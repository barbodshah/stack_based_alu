==> flow/design.v <==
module STACK_BASED_ALU #(parameter n = 32, parameter STACK_SIZE = 32, parameter POINTER_SIZE = 5) (
    input clk,
    input rst,
    input [2:0] opcode,
    input signed [n-1:0] input_data,
    output reg signed [n-1:0] output_data,
    output reg overflow,
    output reg [POINTER_SIZE-1:0] sp
);
    reg signed [n-1:0] first_operand, second_operand;
    reg signed [2*n-1:0] full_product;
    reg signed [n-1:0] stack [0:STACK_SIZE-1];
    always @(posedge clk or posedge rst) begin
        if (rst) begin
            sp = 0;
            output_data = 0;
            overflow = 0;
        end 
        else begin
            if(opcode == 3'b100) begin
                if (sp >= 2) begin
                    first_operand = stack[sp-1];
                    second_operand = stack[sp-2];
                    output_data = first_operand + second_operand;
                    overflow = (~first_operand[n-1] & ~second_operand[n-1] & output_data[n-1]) | (first_operand[n-1] & second_operand[n-1] & ~output_data[n-1]);
                end 
                else
                    overflow <= 0;
            end
            else if(opcode == 3'b101) begin
                if (sp >= 2) begin
                    first_operand = stack[sp-1];
                    second_operand = stack[sp-2];
                    full_product = first_operand * second_operand;
                    output_data = full_product[n-1:0];
                    overflow = $signed(full_product != output_data);
                end 
                else
                    overflow <= 0;
            end
            else if(opcode == 3'b110) begin
                if (sp < STACK_SIZE) begin
                    stack[sp] <= input_data;
                    sp <= sp + 1;
                end
            end
            else if(opcode == 3'b111) begin
                if (sp > 0) begin
                    output_data <= stack[sp-1]; 
                    stack[sp-1] = 0;
                    sp <= sp - 1;
                end
            end
            else begin
                output_data <= output_data;
                overflow <= overflow;
            end
        end
    end
endmodule
# Step by step through the tools: STACK_BASED_ALU
# Tool output for the design above, in the order of the flow.
# Line numbers count from 1 in the design file above.
# Not given: --
[inputs]
top = "STACK_BASED_ALU"
clk_port = "clk"
library = "sky130hd"
pvt_corner = "tt_025C_1v80"

# Word level
# Yosys after proc, flatten, opt, wreduce and memory -nomap, before mapping. Print and check cells are not counted. Equal cells are merged and count once.
[bits]
word_cells = 511
ff_bits = 1062
input_bits = 37
output_inout_bits = 38
[op_classes]
n_logic = 11
n_cmp = 3
eq_ne = 166
mux = 217
n_mul = 1
n_addsub = 4
n_reduce_logical = 74
[ops]
columns = ["cell", "n"]
rows = [
  ["32-bit 2-to-1 mux", 207],
  ["32-bit by 32-bit multiplier with 64-bit output", 1],
  ["32-bit case mux with 32-bit select", 2],
  ["31-bit OR reduction", 32],
  ["8-bit AND reduction", 32],
  ["5-bit == test with constant B", 48],
  ["2-bit by 1-bit inequality test with 1-bit output with constant B", 67],
  ["5-bit by 4-bit == test with 1-bit output with constant B", 24],
  ["5-bit by 3-bit == test with 1-bit output with constant B", 12],
  ["32-bit by 1-bit inequality test with 1-bit output", 1],
  ["32-bit adder", 1],
  ["5-bit by 2-bit == test with 1-bit output with constant B", 6],
  ["5-bit 2-to-1 mux", 4],
  ["5-bit by 1-bit == test with 1-bit output with constant B", 3],
  ["5-bit logical NOT", 3],
  ["3-bit == test with constant B", 4],
  ["5-bit AND reduction", 2],
  ["1-bit NOT", 6],
  ["2-bit nonzero test", 3],
  ["3-bit nonzero test", 2],
  ["5-bit by 6-bit less-than comparator with 1-bit output with constant B", 1],
  ["5-bit by 1-bit adder with 5-bit output with constant B", 1],
  ["5-bit by 1-bit subtractor with 5-bit output with constant B", 1],
  ["5-bit by 1-bit greater-than comparator with 1-bit output with constant B", 1],
  ["5-bit by 2-bit subtractor with 5-bit output with constant B", 1],
  ["5-bit by 2-bit >= comparator with 1-bit output with constant B", 1],
  ["1-bit bitwise AND", 4],
  ["1-bit 2-to-1 mux", 4],
]
# Other operator kinds: 2; their cells: 2.

# Logic depth
# Longest topological path by Yosys (ltp), each cell counted once; first at word level (registers and memories cut), then after technology mapping (sequential cells cut; the memories' decode and read muxes count).
[depth]
depth_word = 11
ABC_AREA = 0
ltp_mapped = 50
mapped_depth_nobuf = 44

# Synthesis result
# Yosys stat after the flow's synthesis: flattened, memories mapped to cells. It holds for the ABC_AREA given above (unset counts as 0); a run with the other value may have another netlist.
[mapped]
seq_area_mm2 = 0.0317004
cells = 7474
area_mm2 = 0.0830146
buffers = 453
ff_cells = 1062
[types]
columns = ["cell", "n", "type_area_um2"]
rows = [
  ["sky130_fd_sc_hd__edfxtp_1", 1024, 3.07E+04],
  ["sky130_fd_sc_hd__fa_1", 1083, 2.17E+04],
  ["sky130_fd_sc_hd__inv_1", 1046, 3.93E+03],
  ["sky130_fd_sc_hd__a22oi_1", 467, 3.51E+03],
  ["sky130_fd_sc_hd__nor2_1", 773, 2.9E+03],
  ["sky130_fd_sc_hd__ha_1", 229, 2.87E+03],
  ["sky130_fd_sc_hd__nand2_1", 649, 2.44E+03],
  ["sky130_fd_sc_hd__a221oi_1", 180, 1.58E+03],
  ["sky130_fd_sc_hd__a22o_1", 175, 1532.72],
  ["sky130_fd_sc_hd__clkbuf_1", 316, 1.19E+03],
  ["sky130_fd_sc_hd__a21oi_1", 192, 960.922],
  ["sky130_fd_sc_hd__dfrtp_1", 38, 950.912],
  ["sky130_fd_sc_hd__nand4_1", 150, 938.4],
  ["sky130_fd_sc_hd__nand3_1", 129, 645.619],
  ["sky130_fd_sc_hd__a222oi_1", 62, 620.595],
  ["sky130_fd_sc_hd__o21ai_0", 121, 605.581],
  ["sky130_fd_sc_hd__xnor2_1", 68, 595.571],
  ["sky130_fd_sc_hd__buf_2", 108, 540.518],
]
# Other cell types: 70; their cells: 664.

# Path before layout
# Source: OpenSTA report_checks on the synthesized netlist (no wires, ideal clock, input and output delay 20% of the period each), path of least setup slack; recovery checks are left aside. Register names are those of the netlist, which keeps one name where synthesis merged equal registers.
[synth_timing]
path_kind = "reg-to-reg"
start = "register sp[2]"
end = "register overflow"
setup_slack_ns = 0.611
t_first_pin_ns = 0.000
required_time_ns = 12.167
arrival_ns = 11.556
stages = 46
delay_ns = 11.689
tclk_ns = 12.3
n_path_buf = 7
setup_ns = 0.133
period_less_setup_slack_ns = 11.689
# "delay_ns" is the arrival time less input delay plus setup time.
# "stages": output pins that drive a net of the path, with the launching flip-flop's if there is one; two outputs of one cell count as two.
# "period_less_setup_slack_ns" = period - worst setup slack (recovery checks aside). The figure is calculated, with input and output delays left at 20% of the set period.
# Between the ends stands the longest chain of elaborated cells between them, by number of cells; it is not shown to be the way that was timed. Of several equally long chains one is given.
# Each line given opens the expression or statement behind the cell; cells for indexed reads and writes are added by Yosys, which also makes memories of some case tables.
# At most two assigning lines are given for a register; there are more.
[synth_between]
path_cell_list = "sky130_fd_sc_hd__dfrtp_1 > sky130_fd_sc_hd__buf_2 > sky130_fd_sc_hd__inv_1 > sky130_fd_sc_hd__ha_1 > sky130_fd_sc_hd__a21boi_1 > sky130_fd_sc_hd__xor2_1 > sky130_fd_sc_hd__buf_2 > sky130_fd_sc_hd__nand2_1 > sky130_fd_sc_hd__nor2_1 > sky130_fd_sc_hd__clkbuf_1 > sky130_fd_sc_hd__buf_1 > sky130_fd_sc_hd__a22oi_1 > sky130_fd_sc_hd__nand3_1 > sky130_fd_sc_hd__nor3_1 > sky130_fd_sc_hd__a31o_2 > sky130_fd_sc_hd__clkbuf_1 > sky130_fd_sc_hd__clkbuf_1 > sky130_fd_sc_hd__nor2_1 > [10 not listed] > sky130_fd_sc_hd__fa_1 > sky130_fd_sc_hd__inv_1 > sky130_fd_sc_hd__fa_1 > sky130_fd_sc_hd__inv_1 > sky130_fd_sc_hd__ha_1 > sky130_fd_sc_hd__buf_2 > sky130_fd_sc_hd__a21oi_1 > sky130_fd_sc_hd__o21ai_0 > sky130_fd_sc_hd__a2111oi_0 > sky130_fd_sc_hd__nor3_1 > sky130_fd_sc_hd__or3b_2 > sky130_fd_sc_hd__a31oi_1 > sky130_fd_sc_hd__xor2_1 > sky130_fd_sc_hd__or4b_2 > sky130_fd_sc_hd__or4_1 > sky130_fd_sc_hd__mux2i_1 > sky130_fd_sc_hd__a32o_1 > sky130_fd_sc_hd__a21oi_1"
elab_chain_len = 11
cone_cells = 92
classes_between = "add/sub (3); mul (1); compare (1); eq/ne (63); mux (14); logic (8); reduce/logical (2)"
[synth_rtl]
columns = ["element", "line", "source"]
rows = [
  ["start, declared", 8, "output reg [POINTER_SIZE-1:0] sp"],
  ["start, assigned", 44, "sp <= sp + 1;"],
  ["start, assigned", 51, "sp <= sp - 1;"],
  ["5-bit by 1-bit subtractor with 5-bit output", 32, "first_operand = stack[sp-1];"],
  ["5-bit == test", 32, ""],
  ["32-bit case mux with 32-bit select", 32, ""],
  ["32-bit 2-to-1 mux", 31, "if (sp >= 2) begin"],
  ["32-bit 2-to-1 mux", 30, "else if(opcode == 3'b101) begin"],
  ["32-bit 2-to-1 mux", 20, "if(opcode == 3'b100) begin"],
  ["32-bit by 32-bit multiplier with 64-bit output", 34, ""],
  ["32-bit by 1-bit inequality test with 1-bit output", 36, ""],
  ["1-bit 2-to-1 mux", 31, ""],
  ["1-bit 2-to-1 mux", 30, ""],
  ["1-bit 2-to-1 mux", 20, ""],
  ["end, assigned", 25, "overflow = (~first_operand[n-1] & ~second_operand[n-1] & output_data[n-1]) | (first_operand[n-1] & second_oper ..."],
  ["end, assigned", 36, ""],
  ["end, declared", 7, "output reg overflow,"],
]

# Timing after layout
# From the final timing report of stored run 2: the path of least setup slack in the routed layout; clock arrival at registers is part of the times.
[layout_timing]
path_kind = "reg-to-reg"
start = "register sp[3]"
end = "register overflow"
required_time_ns = 12.28
n_path_buf = 9
setup_ns = 0.13
setup_slack_ns = 0.14
tclk_ns = 11.6
t_first_pin_ns = 0.80
arrival_ns = 12.14
stages = 44
# Between the ends stands the longest chain of elaborated cells between them, by number of cells; it is not shown to be the way that was timed. Of several equally long chains one is given.
# At most two assigning lines are given for a register; there are more.
[layout_between]
path_cell_list = "sky130_fd_sc_hd__dfrtp_1 > sky130_fd_sc_hd__buf_6 > sky130_fd_sc_hd__buf_12 > sky130_fd_sc_hd__nor4_4 > sky130_fd_sc_hd__buf_4 > sky130_fd_sc_hd__nor2_4 > sky130_fd_sc_hd__nand2_4 > sky130_fd_sc_hd__nor2_4 > sky130_fd_sc_hd__buf_4 > sky130_fd_sc_hd__buf_4 > sky130_fd_sc_hd__a22o_1 > sky130_fd_sc_hd__a221oi_1 > sky130_fd_sc_hd__nand3_1 > sky130_fd_sc_hd__or4_4 > sky130_fd_sc_hd__mux2i_4 > sky130_fd_sc_hd__buf_12 > sky130_fd_sc_hd__buf_8 > sky130_fd_sc_hd__buf_8 > [8 not listed] > sky130_fd_sc_hd__fa_1 > sky130_fd_sc_hd__fa_1 > sky130_fd_sc_hd__inv_1 > sky130_fd_sc_hd__ha_1 > sky130_fd_sc_hd__buf_4 > sky130_fd_sc_hd__nand3_1 > sky130_fd_sc_hd__a21oi_1 > sky130_fd_sc_hd__a311oi_1 > sky130_fd_sc_hd__o211ai_1 > sky130_fd_sc_hd__o31ai_2 > sky130_fd_sc_hd__o21ai_1 > sky130_fd_sc_hd__xor2_1 > sky130_fd_sc_hd__nand4_1 > sky130_fd_sc_hd__or4b_2 > sky130_fd_sc_hd__or4_1 > sky130_fd_sc_hd__mux2i_1 > sky130_fd_sc_hd__a32o_1 > sky130_fd_sc_hd__a21oi_1"
elab_chain_len = 11
cone_cells = 92
classes_between = "add/sub (3); mul (1); compare (1); eq/ne (63); mux (14); logic (8); reduce/logical (2)"
[layout_rtl]
columns = ["element", "line", "source"]
rows = [
  ["start, declared", 8, "output reg [POINTER_SIZE-1:0] sp"],
  ["start, assigned", 44, "sp <= sp + 1;"],
  ["start, assigned", 51, "sp <= sp - 1;"],
  ["5-bit by 1-bit subtractor with 5-bit output", 32, "first_operand = stack[sp-1];"],
  ["5-bit == test", 32, ""],
  ["32-bit case mux with 32-bit select", 32, ""],
  ["32-bit 2-to-1 mux", 31, "if (sp >= 2) begin"],
  ["32-bit 2-to-1 mux", 30, "else if(opcode == 3'b101) begin"],
  ["32-bit 2-to-1 mux", 20, "if(opcode == 3'b100) begin"],
  ["32-bit by 32-bit multiplier with 64-bit output", 34, ""],
  ["32-bit by 1-bit inequality test with 1-bit output", 36, ""],
  ["1-bit 2-to-1 mux", 31, ""],
  ["1-bit 2-to-1 mux", 30, ""],
  ["1-bit 2-to-1 mux", 20, ""],
  ["end, assigned", 25, "overflow = (~first_operand[n-1] & ~second_operand[n-1] & output_data[n-1]) | (first_operand[n-1] & second_oper ..."],
  ["end, assigned", 36, ""],
  ["end, declared", 7, "output reg overflow,"],
]

FLOW RESULTS
============

Below are 2 stored runs of the flow (Yosys, OpenROAD; platform sky130hd) on STACK_BASED_ALU, each with its settings and what was measured, unordered. Constraints: input delay and output delay 20% of the set period each, output load 0.01 pF.
"worst_setup_path_time_ns": the worst setup path's part of the clock period (all of it between registers, 20% less for each end at a port) less its slack. A launch clock that arrives late makes it longer, a capture clock that arrives late makes it shorter.

# stored run 1
==> flow/run.sh <==
#!/bin/bash
# the make line also repeats the synthesis and layout settings of config.mk as NAME=value (left out here)
make -C /OpenROAD-flow-scripts/flow DESIGN_CONFIG=/design/flow/config.mk WORK_HOME=/design/flow/orfs CLKGATE_MAP_FILE= finish
==> flow/config.mk <==
export PLATFORM = sky130hd
export DESIGN_NAME = STACK_BASED_ALU
export DESIGN_NICKNAME = STACK_BASED_ALU
export VERILOG_FILES = /design/flow/design.v
export SDC_FILE = /design/flow/constraint.sdc
export NUM_CORES = 4
export LEC_CHECK = 0
export ABC_AREA = 1
export CAP_MARGIN = 20
export CELL_PAD_IN_SITES_GLOBAL_PLACEMENT = 3
export CORE_MARGIN = 8
export CORE_UTILIZATION = 64
export CTS_CLUSTER_DIAMETER = 208
export GPL_TIMING_DRIVEN = 0
export MAX_ROUTING_LAYER = met4
export MIN_ROUTING_LAYER = met1
export PLACE_DENSITY = 0.63
export SETUP_SLACK_MARGIN = 3.46
export SLEW_MARGIN = 15
==> flow/constraint.sdc <==
create_clock -name core_clock -period 19.9 [get_ports {clk}]
set_input_delay 3.9800 -clock core_clock [delete_from_list [all_inputs] [get_ports {clk}]]
set_output_delay 3.9800 -clock core_clock [all_outputs]
set_load 0.01 [all_outputs]

==> stored run 1: results <==
outcome="no results, placement failed with GPL-0301"

# stored run 2
==> flow/run.sh <==
#!/bin/bash
# the make line also repeats the synthesis and layout settings of config.mk as NAME=value (left out here)
make -C /OpenROAD-flow-scripts/flow DESIGN_CONFIG=/design/flow/config.mk WORK_HOME=/design/flow/orfs CLKGATE_MAP_FILE= finish
==> flow/config.mk <==
export PLATFORM = sky130hd
export DESIGN_NAME = STACK_BASED_ALU
export DESIGN_NICKNAME = STACK_BASED_ALU
export VERILOG_FILES = /design/flow/design.v
export SDC_FILE = /design/flow/constraint.sdc
export NUM_CORES = 4
export LEC_CHECK = 0
export CAP_MARGIN = 20
export CORE_MARGIN = 2
export CORE_UTILIZATION = 40
export SLEW_MARGIN = 20
==> flow/constraint.sdc <==
create_clock -name core_clock -period 11.6 [get_ports {clk}]
set_input_delay 2.3200 -clock core_clock [delete_from_list [all_inputs] [get_ports {clk}]]
set_output_delay 2.3200 -clock core_clock [all_outputs]
set_load 0.01 [all_outputs]

==> stored run 2: results <==
yosys_chip_area_mm2=0.0830146
die_mm2=0.211195
finish.stdcell_area_mm2=0.106234
setup_ws_ns=0.140
tns_ns=0.000
hold_worst_slack_ns=0.473
worst_setup_path_time_ns=11.46
critical_path_kind="reg-to-reg"
